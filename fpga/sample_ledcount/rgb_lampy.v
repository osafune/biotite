==> flow/design.v <==
`default_nettype none
module rgb_lampy (
	input wire		clock,
	input wire		reset,
	output wire		countup,
	output wire		pwm_red,
	output wire		pwm_green,
	output wire		pwm_blue
);
	reg  [26:0]		count_reg;
	wire			pwm_enable_sig;
	wire [7:0]		pwm_count_sig, pwm_value_sig;
	wire [2:0]		phase_sig;
	wire [7:0]		r_value_sig, g_value_sig, b_value_sig;
	reg				r_out_reg, g_out_reg, b_out_reg;
	assign pwm_enable_sig = (count_reg[6:0] == 0);
	assign pwm_count_sig = count_reg[14:7];
	assign pwm_value_sig = count_reg[23:16];
	assign phase_sig = count_reg[26:24];
	assign r_value_sig =
				(phase_sig == 3'd4 || phase_sig == 3'd5)? 8'd0 :
				(phase_sig == 3'd1 || phase_sig == 3'd2)? 8'd255 :
				(phase_sig == 3'd0)? pwm_value_sig : ~pwm_value_sig;
	assign g_value_sig =
				(phase_sig == 3'd2 || phase_sig == 3'd3)? 8'd0 :
				(phase_sig == 3'd0 || phase_sig == 3'd5)? 8'd255 :
				(phase_sig == 3'd4)? pwm_value_sig : ~pwm_value_sig;
	assign b_value_sig =
				(phase_sig == 3'd0 || phase_sig == 3'd1)? 8'd0 :
				(phase_sig == 3'd3 || phase_sig == 3'd4)? 8'd255 :
				(phase_sig == 3'd2)? pwm_value_sig : ~pwm_value_sig;
	always @(posedge clock or posedge reset) begin
		if (reset) begin
			count_reg <= 1'd0;
			r_out_reg <= 1'b0;
			g_out_reg <= 1'b0;
			b_out_reg <= 1'b0;
		end
		else begin
			if (count_reg == 27'h5ffffff) begin
				count_reg <= 1'd0;
			end
			else begin
				count_reg <= count_reg + 1'd1;
			end
			if (pwm_enable_sig) begin
				if (pwm_count_sig == 0 && r_value_sig != 0) begin
					r_out_reg <= 1'b1;
				end
				else if (pwm_count_sig == r_value_sig) begin
					r_out_reg <= 1'b0;
				end
				if (pwm_count_sig == 0 && g_value_sig != 0) begin
					g_out_reg <= 1'b1;
				end
				else if (pwm_count_sig == g_value_sig) begin
					g_out_reg <= 1'b0;
				end
				if (pwm_count_sig == 0 && b_value_sig != 0) begin
					b_out_reg <= 1'b1;
				end
				else if (pwm_count_sig == b_value_sig) begin
					b_out_reg <= 1'b0;
				end
			end
		end
	end
	assign countup = (count_reg[23:0] == 0)? 1'b1 : 1'b0;
	assign pwm_red = r_out_reg;
	assign pwm_green = g_out_reg;
	assign pwm_blue = b_out_reg;
endmodule
; ---- Step by step through the tools: rgb_lampy
; Tool output for the design above, in the order of the flow.
; Lines are those of the file above, counted from 1.
; Operators carry their Yosys type and port widths (W data, S select, Z words).
; The mark n/a stands for no value.
[design]
design = rgb_lampy
clock_port = clock
library = sky130hd
lib_corner = tt_025C_1v80

; ---- Elaborated design
; Yosys after proc, flatten, opt, wreduce and memory -nomap, before mapping. Memory bits, and registers merged into a memory's read port (data or address), are not among the register bits. Print and check cells are not counted. Equal cells are merged and count once.
[bits]
register_bits = 30
latchBits = 0
ramBits = 0
rom_bits = 0
clocked_rd_ports_x_width = 0
n_memories = 0
out_inout_bits = 4
word_cells = 54
[op_classes]
n_addsub = 1
mul = 0
div_mod_pow = 0
n_cmp = 0
n_eq = 9
shift = 0
n_mux = 17
n_logic = 1
n_reduce_logical = 22
[op_table]
columns = op, count
row1 = $mux W8, 9
row2 = $add A27 B1 Y27 const B, 1
row3 = $eq A27 B27 Y1 const B, 1
row4 = $mux W27, 1
row5 = $logic_not A24 Y1, 1
row6 = $eq A8 B8 Y1, 3
row7 = $reduce_bool A8 Y1, 3
row8 = $not A8 Y8, 1
row9 = $logic_not A8 Y1, 1
row10 = $logic_not A7 Y1, 1
row11 = $mux W1, 7
row12 = $logic_or A1 B1 Y1, 6
row13 = $reduce_and A2 Y1, 3
row14 = $reduce_bool A2 Y1, 3
row15 = $eq A3 B2 Y1 const B, 2
row16 = $eq A3 B3 Y1 const B, 2
row17 = $logic_and A1 B1 Y1, 3
row18 = $eq A3 B1 Y1 const B, 1
row19 = $logic_not A3 Y1, 1

; ---- Longest topological paths
; Yosys ltp: most cells in a row. Word level: on the elaborated netlist, between registers, memories and ports. Mapped: between sequential cells and ports; inverters and the memories' decode and read muxes count.
[logic_depth]
depth_word = 8
abc_area = 1
ltp_mapped = 15
depth_no_buf = 14

; ---- Netlist
; Yosys stat after the flow's synthesis: flattened, memories mapped to cells. It holds for the ABC_AREA given above (unset counts as 0); a run with the other value may have another netlist.
[by_type]
columns = type, count, area_total_um2
row1 = sky130_fd_sc_hd__dfrtp_1, 30, 750.72
row2 = sky130_fd_sc_hd__nand2_1, 126, 472.954
row3 = sky130_fd_sc_hd__xor2_1, 21, 183.926
row4 = sky130_fd_sc_hd__inv_1, 46, 172.666
row5 = sky130_fd_sc_hd__nor2_1, 43, 161.405
row6 = sky130_fd_sc_hd__nand3_1, 30, 150.144
row7 = sky130_fd_sc_hd__o21ai_0, 20, 100.096
row8 = sky130_fd_sc_hd__nand4_1, 13, 81.328
row9 = sky130_fd_sc_hd__nor3_1, 14, 70.067
row10 = sky130_fd_sc_hd__buf_4, 6, 45.043
row11 = sky130_fd_sc_hd__nor4_1, 7, 43.792
row12 = sky130_fd_sc_hd__buf_2, 7, 35.034
row13 = sky130_fd_sc_hd__o21ai_1, 7, 35.034
row14 = sky130_fd_sc_hd__nand2_2, 5, 31.28
row15 = sky130_fd_sc_hd__nor2_2, 5, 31.28
row16 = sky130_fd_sc_hd__a21oi_1, 6, 30.029
row17 = sky130_fd_sc_hd__ha_1, 2, 25.024
row18 = sky130_fd_sc_hd__nor4_4, 1, 21.27
; Not listed: further types 13, cells in them 19.
[synth_totals]
stdcells = 408
mapped_area_um2 = 2577.5
sequential_area_um2 = 750.7
flip_flops = 30

; ---- Worst setup path after synthesis
; OpenSTA on the mapped netlist: ideal clock, no wires. The path of least setup slack (recovery checks aside). Input and output delay are each 20% of the period. Register names are those of the netlist, which keeps one name where synthesis merged equal registers.
[synth_path]
path_kind = register to output
from = register count_reg[20]
to = output countup
period_ns = 1.98
t_first_pin_ns = 0.000
arrival_time_ns = 1.327
required_ns = 1.584
slack_ns = 0.257
delay_ns = 1.327
stages = 4
synth_period_reached_ns = 1.723
; "delay_ns" is the arrival time less input delay plus setup time.
; A path that ends at an output port has no setup time.
; "stages": output pins that drive a net of the path, with the launching flip-flop's if there is one; two outputs of one cell count as two.
; "synth_period_reached_ns" is the clock period less the worst setup slack; recovery checks do not enter. This is arithmetic on one report: input and output delays are still those of the set period (20% each).
; The rows between start and end are the longest chain of elaborated cells between them; the timing report does not say that the signal goes this way. Where chains are equally long, one stands for them.
; A line is the first line of the expression or statement that the cell stems from. Yosys adds cells for indexed reads and writes and turns some case tables into memories.
; At most two assigning lines are given for a register; there are more.
[synth_between]
path_cell_list = sky130_fd_sc_hd__dfrtp_1 sky130_fd_sc_hd__clkbuf_1 sky130_fd_sc_hd__or4_1 sky130_fd_sc_hd__nor4_1
elab_chain_len = 2
cells_between = 2
cone_lines = 1
cone_classes = mux (1); reduce/logical (1)
[synth_lines]
columns = item, line
row1 = start: declaration, 10  ; reg [26:0] count_reg;
row2 = start: assignment, 34  ; count_reg <= 1'd0;
row3 = start: assignment, 44  ; count_reg <= count_reg + 1'd1;
row4 = $logic_not A24 Y1, 68  ; assign countup = (count_reg[23:0] == 0)? 1'b1 : 1'b0;
row5 = $mux W1, 68
row6 = end: declaration, 5  ; output wire countup,

; ---- Worst path after layout
; Path of least setup slack in the final report of flow run 1 (OpenROAD, finished layout, wires in). Where an end is a register, its clock arrival counts in the times.
[layout_path]
path_kind = register to output
from = register count_reg[23]
to = output countup
period_ns = 2.11
t_first_pin_ns = 0.29
arrival_time_ns = 1.67
required_ns = 1.69
slack_ns = 0.01
stages = 4
; The rows between start and end are the longest chain of elaborated cells between them; the timing report does not say that the signal goes this way. Where chains are equally long, one stands for them.
; At most two assigning lines are given for a register; there are more.
[layout_between]
path_cell_list = sky130_fd_sc_hd__dfrtp_2 sky130_fd_sc_hd__or4_4 sky130_fd_sc_hd__nor4_4 sky130_fd_sc_hd__buf_2
elab_chain_len = 2
cells_between = 2
cone_lines = 1
cone_classes = mux (1); reduce/logical (1)
[layout_lines]
columns = item, line
row1 = start: declaration, 10  ; reg [26:0] count_reg;
row2 = start: assignment, 34  ; count_reg <= 1'd0;
row3 = start: assignment, 44  ; count_reg <= count_reg + 1'd1;
row4 = $logic_not A24 Y1, 68  ; assign countup = (count_reg[23:0] == 0)? 1'b1 : 1'b0;
row5 = $mux W1, 68
row6 = end: declaration, 5  ; output wire countup,

; 2 stored runs of rgb_lampy in the flow (synthesis by Yosys, layout by OpenROAD, sky130hd cells), in arbitrary order. Constraints: input delay and output delay 20% of the set period each, output load 0.01 pF.
; "achieved_clock_period_ns" means the clock period less the worst setup slack. The figure is calculated, with input and output delays left at 20% of the set period.
; "worst_path_ns" means the part of the period allowed to the worst setup path (the constraints hold back 20% at inputs and 20% at outputs) less its slack; where the path has registers, the arrival times of their clocks count too.
; "totalPower_mw" rests on the timing tool's default activity at the inputs, not on a simulated workload.

[flow run 1: settings]
period_ns = 2.11
CORE_UTILIZATION = 43
PLACE_DENSITY = 0.37
CORE_MARGIN = 6
CELL_PAD_IN_SITES_DETAIL_PLACEMENT = 1
TNS_END_PERCENT = 25
ABC_AREA = 1
GPL_TIMING_DRIVEN = 0
GPL_ROUTABILITY_DRIVEN = 0
CTS_CLUSTER_DIAMETER = 269
MAX_ROUTING_LAYER = met4
CAP_MARGIN = 20
SLEW_MARGIN = 20
[flow run 1: results]
yosys.chip_area_um2 = 2577.5
die_um2 = 7995.9
cell_area_final_um2 = 2967.8
layout_utilization_pct = 52.6
worst_setup_slack_ns = 0.014
final_setup_tns_ns = 0.000
ws_hold_ns = 0.481
totalPower_mw = 1.112
achieved_clock_period_ns = 2.096
worst_path_ns = 1.67
worstPathKind = register to output

[flow run 2: settings]
period_ns = 2.4
CORE_UTILIZATION = 39
CAP_MARGIN = 20
CORE_MARGIN = 2
SLEW_MARGIN = 20
[flow run 2: results]
yosys.chip_area_um2 = 2608.8
die_um2 = 7359.1
cell_area_final_um2 = 2970.3
layout_utilization_pct = 46.2
worst_setup_slack_ns = 0.020
final_setup_tns_ns = 0.000
ws_hold_ns = 0.486
totalPower_mw = 0.9562
achieved_clock_period_ns = 2.380
worst_path_ns = 1.90
worstPathKind = register to output
